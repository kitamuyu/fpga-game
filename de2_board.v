==> flow/design.v <==
module puls_gen(CLK, RST_N, KEY, PULS);
	input CLK;
	input RST_N;
	input KEY;
	output PULS;
	reg delay_KEY;
	always @(posedge CLK) begin
		if(!RST_N) begin
			delay_KEY <= 1'b1;
		end else begin
			delay_KEY <= KEY;
		end
	end
	assign PULS = ({delay_KEY, KEY} == 2'b10) ? 1'b0 : 1'b1;
endmodule
module dec_7seg(IN, OUT);
	input [3:0] IN;
	output [6:0] OUT;
	function [6:0] dec;
		input [3:0] data;
		case (data)
			4'h0: dec = 7'b1000000;
			4'h1: dec = 7'b1111001;
			4'h2: dec = 7'b0100100;
			4'h3: dec = 7'b0110000;
			4'h4: dec = 7'b0011001;
			4'h5: dec = 7'b0010010;
			4'h6: dec = 7'b0000010;
			4'h7: dec = 7'b1011000;
			4'h8: dec = 7'b0000000;
			4'h9: dec = 7'b0010000;
			4'ha: dec = 7'b0001000;
			4'hb: dec = 7'b0000011;
			4'hc: dec = 7'b1000110;
			4'hd: dec = 7'b0100001;
			4'he: dec = 7'b0000110;
			4'hf: dec = 7'b0001110;
			default: dec = 7'b1111111;
		endcase
	endfunction
	assign OUT = dec(IN);
endmodule
module bin2dec(BIN, DEC1, DEC0);
	input [6:0] BIN;
	output [3:0] DEC1, DEC0;
	assign DEC1 = (BIN >= 7'd90) ? 4'h9 : 
				  (BIN >= 7'd80) ? 4'h8 : 
				  (BIN >= 7'd70) ? 4'h7 : 
				  (BIN >= 7'd60) ? 4'h6 : 
				  (BIN >= 7'd50) ? 4'h5 : 
				  (BIN >= 7'd40) ? 4'h4 : 
				  (BIN >= 7'd30) ? 4'h3 : 
				  (BIN >= 7'd20) ? 4'h2 : 
				  (BIN >= 7'd10) ? 4'h1 : 4'h0;
	assign DEC0 = (BIN >= 7'd90) ? BIN - 7'd90 : 
				  (BIN >= 7'd80) ? BIN - 7'd80 : 
				  (BIN >= 7'd70) ? BIN - 7'd70 : 
				  (BIN >= 7'd60) ? BIN - 7'd60 : 
				  (BIN >= 7'd50) ? BIN - 7'd50 : 
				  (BIN >= 7'd40) ? BIN - 7'd40 : 
				  (BIN >= 7'd30) ? BIN - 7'd30 : 
				  (BIN >= 7'd20) ? BIN - 7'd20 : 
				  (BIN >= 7'd10) ? BIN - 7'd10 : BIN;
endmodule
module game(CLK, DEBUG, CHANGE, STOP, ENTER, RESET, LEDR, LEDG, HEX7, HEX6, HEX5, HEX4, HEX3, HEX2, HEX1, HEX0);
	input CLK, DEBUG;
	input CHANGE, STOP, ENTER, RESET;
	output [17:0] LEDR;
	output [8:0] LEDG;
	output [6:0] HEX7, HEX6, HEX5, HEX4, HEX3, HEX2, HEX1, HEX0;
	reg [1:0] state;
	reg [17:0] ledr;
	reg lr;
	reg [25:0] counter;
	reg [25:0] counter2;
	reg [4:0] count_sec;
	reg [6:0] count_10msec;
	reg [31:0] speed;
	wire change, enter, stop;
	wire [3:0] sec_10, sec_1, msec_10, msec_1;
	parameter cnt_speed = 5000000;
	parameter cnt_1sec = 100;
	parameter cnt_10msec = 500000;
	puls_gen puls_change(CLK, RESET, CHANGE, change);
	puls_gen puls_enter(CLK, RESET, ENTER, enter);
	puls_gen puls_stop(CLK, RESET, STOP, stop);
	always @(posedge CLK) begin
		if(!RESET) begin
			ledr <= 0;
			lr <= 0;
			state <= 2'd0;
			counter <= 0;
			counter2 <= 0;
			count_sec <= 0;
			count_10msec <= 0;
			speed <= 0;
		end else begin
			if (state == 2'd0) begin
				state <= (!enter)? 2'd1 : 2'd0; 
				ledr <= {1'b1, 7'b0, 1'b1, 8'b0, 1'b1};
				speed <= cnt_speed;
			end
			if (state == 2'd1) begin
				if (counter >= speed - 1) begin
					ledr[16:1] <= (lr)? {ledr[15:1], ledr[16]} : {ledr[1], ledr[16:2]};  
					speed <= speed - 32'd15000;
					counter <= 0;
				end else begin
					counter <= counter + 1;
				end
				if(counter2 >= cnt_10msec - 1'b1) begin
					count_10msec <= count_10msec + 7'd1;
					counter2 <= 0; 
					if (count_10msec >= cnt_1sec - 1'b1) begin
						count_sec <= count_sec + 5'd1;
						count_10msec <= 0;
					end
				end else begin
					counter2 <= counter2 + 1'b1;
				end
				state <= (ledr[1] == 1 || ledr[16] == 1)? 2'd3 : (!stop)? 2'd2 : 2'd1;
				lr <= (!change)? ~lr : lr;
			end
			if (state == 2'd2) begin
				state <= (!stop)? 2'd1 : 2'd2;
			end
			if (state == 2'd3) begin
				state <= (!RESET)? 2'd0 : 2'd3;
			end
		end
	end
	assign LEDR = ledr;
	assign HEX6 = 7'h7f;
	assign HEX5 = 7'h7f;
	assign HEX4 = 7'h7f;
	bin2dec sec({2'b0, count_sec}, sec_10, sec_1);
	bin2dec msec(count_10msec, msec_10, msec_1);
	dec_7seg dec_state({2'b0, state}, HEX7);
	dec_7seg HEX_sec_10(sec_10, HEX3);
	dec_7seg HEX_sec_1(sec_1, HEX2);
	dec_7seg HEX_msec_10(msec_10, HEX1);
	dec_7seg HEX_msec_1(msec_1, HEX0);
endmodule			
module de2_board(CLK, SW, KEY, LEDR, LEDG, HEX7, HEX6, HEX5, HEX4, HEX3, HEX2, HEX1, HEX0);
	input CLK;
	input [17:0] SW;
	input [3:0] KEY;
	output [17:0] LEDR;
	output [8:0] LEDG;
	output [6:0] HEX7, HEX6, HEX5, HEX4, HEX3, HEX2, HEX1, HEX0;
	game game1(CLK, SW[17], KEY[3], KEY[2], KEY[1], KEY[0], LEDR, LEDG, HEX7, HEX6, HEX5, HEX4, HEX3, HEX2, HEX1, HEX0);
endmodule
; ---- From RTL to reports: de2_board
; Tool output for the design above, in the order of the flow.
; Line numbers count from 1 in the design file above.
; Operators carry their Yosys type and port widths (W data, S select, Z words).
; Not given: n/a
[setup]
design = de2_board
clk_port = CLK
cell_library = sky130hd
pvt_corner = tt_025C_1v80

; ---- After elaboration
; Counts by Yosys on the flattened word-level netlist (proc, flatten, opt, wreduce; memories kept). Print and check cells are left out.
; Memory sizes are those after Yosys's memory passes, which may raise the word count (mostly to a power of two), join words into wider ones and drop unused or constant bits.
[word_totals]
register_bits = 119
out_inout_bits = 83
mem_bits_ro = 560
memories = 5
inputBits = 23
clocked_rd_ports_x_width = 7
wordCells = 131
[memory_table]
columns = memory, size, width, read_ports, wr, line_no
row1 = (no name shown), 16, 7, 1, 0, 21  ; case (data)
row2 = (no name shown), 16, 7, 1, 0, 21
row3 = (no name shown), 16, 7, 1, 0, 21
row4 = (no name shown), 16, 7, 1, 0, 21
row5 = (no name shown), 16, 7, 1, 0, 21
[op_classes]
n_eq = 6
logic = 1
compare = 21
n_mux = 56
reduce_logical = 6
addsub = 24
[ops]
columns = operator, n
row1 = $mux W4, 24
row2 = $mux W32, 3
row3 = $mux W16, 4
row4 = $add A26 B1 Y26 const B, 2
row5 = $mux W26, 2
row6 = $sub A4 B4 Y4 const B, 10
row7 = $ge A26 B32 Y1, 1
row8 = $sub A32 B1 Y32 const B, 1
row9 = $sub A32 B14 Y32 const B, 1
row10 = $ge A7 B7 Y1 const B, 4
row11 = $ge A26 B19 Y1 const B, 1
row12 = $mux W3, 8
row13 = $mux W2, 11
row14 = $ge A5 B7 Y1 const B, 3
row15 = $ge A7 B6 Y1 const B, 3
row16 = $ge A5 B6 Y1 const B, 3
row17 = $sub A4 B3 Y4 const B, 4
row18 = $ge A7 B5 Y1 const B, 2
row19 = $eq A2 B2 Y1 const B, 5
row20 = $ge A5 B5 Y1 const B, 2
row21 = $sub A4 B1 Y4 const B, 2
row22 = $sub A4 B2 Y4 const B, 2
row23 = $add A7 B1 Y7 const B, 1
row24 = $ge A7 B4 Y1 const B, 1
row25 = $mux W7, 1
row26 = $add A5 B1 Y5 const B, 1
row27 = $ge A5 B4 Y1 const B, 1
row28 = $reduce_and A2 Y1, 2
; Not listed: further kinds 7, cells in them 9.

; ---- Depth
; Longest topological path by Yosys (ltp), each cell counted once; first at word level (registers and memories cut), then after technology mapping (sequential cells cut; the memories' decode and read muxes count).
[logic_depth]
word_depth = 10
ABC_AREA = 0
depth_mapped = 18
ltp_nobuf = 16

; ---- Synthesis result
; Yosys stat after the flow's synthesis: flattened, memories mapped to cells. It holds for the ABC_AREA given above (unset counts as 0); a run with the other value may have another netlist.
; The area totals of this step are shown rounded.
[types]
columns = type, n, area_total_um2
row1 = sky130_fd_sc_hd__dfxtp_1, 124, 2.48E+03
row2 = sky130_fd_sc_hd__ha_1, 64, 800.768
row3 = sky130_fd_sc_hd__nor2_1, 130, 487.968
row4 = sky130_fd_sc_hd__xnor2_1, 51, 446.678
row5 = sky130_fd_sc_hd__nand2_1, 99, 371.606
row6 = sky130_fd_sc_hd__xor2_1, 31, 271.51
row7 = sky130_fd_sc_hd__buf_4, 36, 270.259
row8 = sky130_fd_sc_hd__a21oi_1, 51, 255.245
row9 = sky130_fd_sc_hd__o21ai_0, 41, 205.197
row10 = sky130_fd_sc_hd__nand3_1, 36, 180.173
row11 = sky130_fd_sc_hd__clkbuf_1, 46, 172.666
row12 = sky130_fd_sc_hd__mux2i_1, 17, 170.163
row13 = sky130_fd_sc_hd__inv_1, 42, 157.651
row14 = sky130_fd_sc_hd__mux2_2, 14, 157.651
row15 = sky130_fd_sc_hd__nor3_1, 26, 130.125
row16 = sky130_fd_sc_hd__or3_1, 19, 118.864
row17 = sky130_fd_sc_hd__nand3b_1, 14, 105.101
row18 = sky130_fd_sc_hd__or4_1, 14, 105.101
; Other cell types: 56; their cells: 213.
[synth_totals]
yosys_area_um2 = 8450
flip_flops = 124
buffers = 96
cell_count = 1068
seq_area_um2 = 2480
; The figures by module come from a second, unflattened synthesis with its own total; it is not the netlist above.
[hier_totals]
cells_unflattened = 1206
area_unflattened_um2 = 9590
; Rows give one instance, submodules left out.
[modules]
columns = module, seq_area_um2, n_cells, instances, mod_area_um2
row1 = game, 2320, 844, 1, 6860
row2 = bin2dec, 0.0, 89, 2, 667
row3 = dec_7seg, 0.0, 35, 5, 259
row4 = puls_gen, 20.0, 3, 3, 32.5
row5 = de2_board, 0.0, 0, 1, 0.0

; ---- Worst setup path after synthesis
; OpenSTA on the mapped netlist: ideal clock, no wires. The path of least setup slack (recovery checks aside). Input and output delay are each 20% of the period. Register names are those of the netlist, which keeps one name where synthesis merged equal registers.
[synth_timing]
kind = register to output
from = register game1.count_10msec[3]
to = output HEX0[6]
path_buffers = 1
t_first_pin_ns = 0.000
delay_ns = 3.722
path_stages = 14
required_ns = 7.752
arrival_time_ns = 3.722
out_delay_ns = 1.938
setup_slack_ns = 4.030
tclk_ns = 9.69
period_less_setup_slack_ns = 5.66
; "delay_ns" is the arrival time less input delay plus setup time.
; At an output port there is no setup time.
; "path_stages": output pins that drive a net of the path, with the launching flip-flop's if there is one; two outputs of one cell count as two.
; "period_less_setup_slack_ns" is the clock period less the worst setup slack; recovery checks do not enter. This is arithmetic on one report: input and output delays are still those of the set period (20% each).
; Between the ends stands the longest chain of elaborated cells between them, by number of cells; it is not shown to be the way that was timed. Of several equally long chains one is given.
; A line is the first line of the expression or statement that the cell stems from. Yosys adds cells for indexed reads and writes and turns some case tables into memories.
; A memory read counts as a cell of the chain, while the word-level depth stops at memories.
; A register here has more assigning lines than the two given.
[synth_between]
path_cell_list = sky130_fd_sc_hd__dfxtp_1 > sky130_fd_sc_hd__clkbuf_1 > sky130_fd_sc_hd__clkinv_1 > sky130_fd_sc_hd__ha_1 > sky130_fd_sc_hd__a2111oi_0 > sky130_fd_sc_hd__o21ai_0 > sky130_fd_sc_hd__a21o_1 > sky130_fd_sc_hd__o211ai_1 > sky130_fd_sc_hd__a21bo_2 > sky130_fd_sc_hd__xnor2_1 > sky130_fd_sc_hd__inv_1 > sky130_fd_sc_hd__ha_1 > sky130_fd_sc_hd__mux2_2 > sky130_fd_sc_hd__a22o_1
elab_chain_len = 11
cone_cells = 28
cone_classes = add/sub (9); compare (9); mux (9); memory (1)
[synth_rtl]
columns = item, line_no
row1 = "start, declared", 77  ; reg [6:0] count_10msec;
row2 = "start, assigned", 95  ; count_10msec <= 0;
row3 = "start, assigned", 112  ; count_10msec <= count_10msec + 7'd1;
row4 = $ge A7 B4 Y1, 63  ; (BIN >= 7'd10) ? BIN - 7'd10 : BIN;
row5 = $mux W4, 63
row6 = $mux W4, 62  ; (BIN >= 7'd20) ? BIN - 7'd20 :
row7 = $mux W4, 61  ; (BIN >= 7'd30) ? BIN - 7'd30 :
row8 = $mux W4, 60  ; (BIN >= 7'd40) ? BIN - 7'd40 :
row9 = $mux W4, 59  ; (BIN >= 7'd50) ? BIN - 7'd50 :
row10 = $mux W4, 58  ; (BIN >= 7'd60) ? BIN - 7'd60 :
row11 = $mux W4, 57  ; (BIN >= 7'd70) ? BIN - 7'd70 :
row12 = $mux W4, 56  ; (BIN >= 7'd80) ? BIN - 7'd80 :
row13 = $mux W4, 55  ; assign DEC0 = (BIN >= 7'd90) ? BIN - 7'd90 :
row14 = $mem_v2 Z16 W7, 21  ; case (data)
row15 = "end, declared", 150  ; output [6:0] HEX7, HEX6, HEX5, HEX4, HEX3, HEX2, HEX1, HEX0;

; ---- Worst path after layout
; From the final timing report of job 1: the path of least setup slack in the routed layout; clock arrival at registers is part of the times.
[layout_timing]
kind = register to register
from = register game1.speed[8]
to = register game1.speed[5]
required_ns = 4.00
t_first_pin_ns = 0.41
arrival_time_ns = 4.25
setup_slack_ns = -0.25
tclk_ns = 3.66
path_stages = 16
setup_time_ns = 0.07
path_buffers = 2
; Between the ends stands the longest chain of elaborated cells between them, by number of cells; it is not shown to be the way that was timed. Of several equally long chains one is given.
; A register here has more assigning lines than the two given.
[layout_between]
path_cell_list = sky130_fd_sc_hd__dfxtp_2 > sky130_fd_sc_hd__or4_4 > sky130_fd_sc_hd__or4_4 > sky130_fd_sc_hd__nor2_4 > sky130_fd_sc_hd__xnor2_2 > sky130_fd_sc_hd__ha_1 > sky130_fd_sc_hd__o21ai_2 > sky130_fd_sc_hd__a211oi_2 > sky130_fd_sc_hd__nand2_1 > sky130_fd_sc_hd__o41ai_2 > sky130_fd_sc_hd__nand4_2 > sky130_fd_sc_hd__or2_4 > sky130_fd_sc_hd__buf_12 > sky130_fd_sc_hd__buf_6 > sky130_fd_sc_hd__or4_1 > sky130_fd_sc_hd__a31oi_1
elab_chain_len = 4
cone_cells = 4
cone_lines = 2
cone_classes = add/sub (1); compare (1); mux (2)
[layout_rtl]
columns = item, line_no
row1 = "start, declared", 78  ; reg [31:0] speed;
row2 = "start, assigned", 101  ; speed <= cnt_speed;
row3 = "start, assigned", 106  ; speed <= speed - 32'd15000;
row4 = $sub A32 B1 Y32, 104  ; if (counter >= speed - 1) begin
row5 = $ge A26 B32 Y1, 104
row6 = $mux W32, 104
row7 = $mux W32, 103  ; if (state == 2'd1) begin
row8 = "end, assigned", 101
row9 = "end, assigned", 106
row10 = "end, declared", 78

Appendix: measured runs

Module de2_board, platform sky130hd: 2 stored runs of the flow (Yosys, OpenROAD) with differing settings, in no particular order. Input and output delays are each 20% of the period that was set; the output load is 0.01 pF.
"achieved_period_ns" = clock period - worst setup slack. The figure is calculated, with input and output delays left at 20% of the set period.
By "worst_path_allowed_less_slack_ns" is meant the share of the clock period that the worst setup path is allowed (20% is reserved at inputs, 20% at outputs), minus its slack. Clock arrival times at its registers enter into it.
"total_power_uw": no workload was simulated; the value follows from the tool's default switching activity.
The results are shown rounded.

# job 1
==> flow/run.sh <==
#!/bin/bash
# the make line also repeats the synthesis and layout settings of config.mk as NAME=value (left out here)
make -C /OpenROAD-flow-scripts/flow DESIGN_CONFIG=/design/flow/config.mk WORK_HOME=/design/flow/orfs CLKGATE_MAP_FILE= finish
==> flow/config.mk <==
export PLATFORM = sky130hd
export DESIGN_NAME = de2_board
export DESIGN_NICKNAME = de2_board
export VERILOG_FILES = /design/flow/design.v
export SDC_FILE = /design/flow/constraint.sdc
export NUM_CORES = 4
export LEC_CHECK = 0
export CAP_MARGIN = 0
export CELL_PAD_IN_SITES_GLOBAL_PLACEMENT = 0
export CORE_MARGIN = 6
export CORE_UTILIZATION = 25
export CTS_CLUSTER_DIAMETER = 58
export PLACE_DENSITY = 0.39
export SLEW_MARGIN = 20
==> flow/constraint.sdc <==
create_clock -name core_clock -period 3.66 [get_ports {CLK}]
set_input_delay 0.7320 -clock core_clock [delete_from_list [all_inputs] [get_ports {CLK}]]
set_output_delay 0.7320 -clock core_clock [all_outputs]
set_load 0.01 [all_outputs]

==> job 1: results <==
final_setup_tns_ns=-10.3
achieved_period_ns=3.912
layout_utilization_frac=0.364
total_power_uw=3400
total_die_area_um2=38300
setup_ws_ns=-0.252
worst_path_allowed_less_slack_ns=3.91
path_kind="register to register"
ys_area_um2=8450
cell_area_final_um2=12000
hold_worst_slack_ns=0.477

# job 2
==> flow/run.sh <==
#!/bin/bash
# the make line also repeats the synthesis and layout settings of config.mk as NAME=value (left out here)
make -C /OpenROAD-flow-scripts/flow DESIGN_CONFIG=/design/flow/config.mk WORK_HOME=/design/flow/orfs CLKGATE_MAP_FILE= finish
==> flow/config.mk <==
export PLATFORM = sky130hd
export DESIGN_NAME = de2_board
export DESIGN_NICKNAME = de2_board
export VERILOG_FILES = /design/flow/design.v
export SDC_FILE = /design/flow/constraint.sdc
export NUM_CORES = 4
export LEC_CHECK = 0
export CAP_MARGIN = 20
export CORE_MARGIN = 2
export CORE_UTILIZATION = 21
export PLACE_DENSITY_LB_ADDON = 0.1
export SETUP_SLACK_MARGIN = -0.2
export SLEW_MARGIN = 15
==> flow/constraint.sdc <==
create_clock -name core_clock -period 5.44 [get_ports {CLK}]
set_input_delay 1.0880 -clock core_clock [delete_from_list [all_inputs] [get_ports {CLK}]]
set_output_delay 1.0880 -clock core_clock [all_outputs]
set_load 0.01 [all_outputs]

==> job 2: results <==
worst_path_allowed_less_slack_ns=4.13
path_kind="register to output"
total_die_area_um2=41800
layout_utilization_frac=0.252
setup_ws_ns=0.224
ys_area_um2=8450
total_power_uw=2240
cell_area_final_um2=10000
achieved_period_ns=5.216
hold_worst_slack_ns=0.473
final_setup_tns_ns=0.000
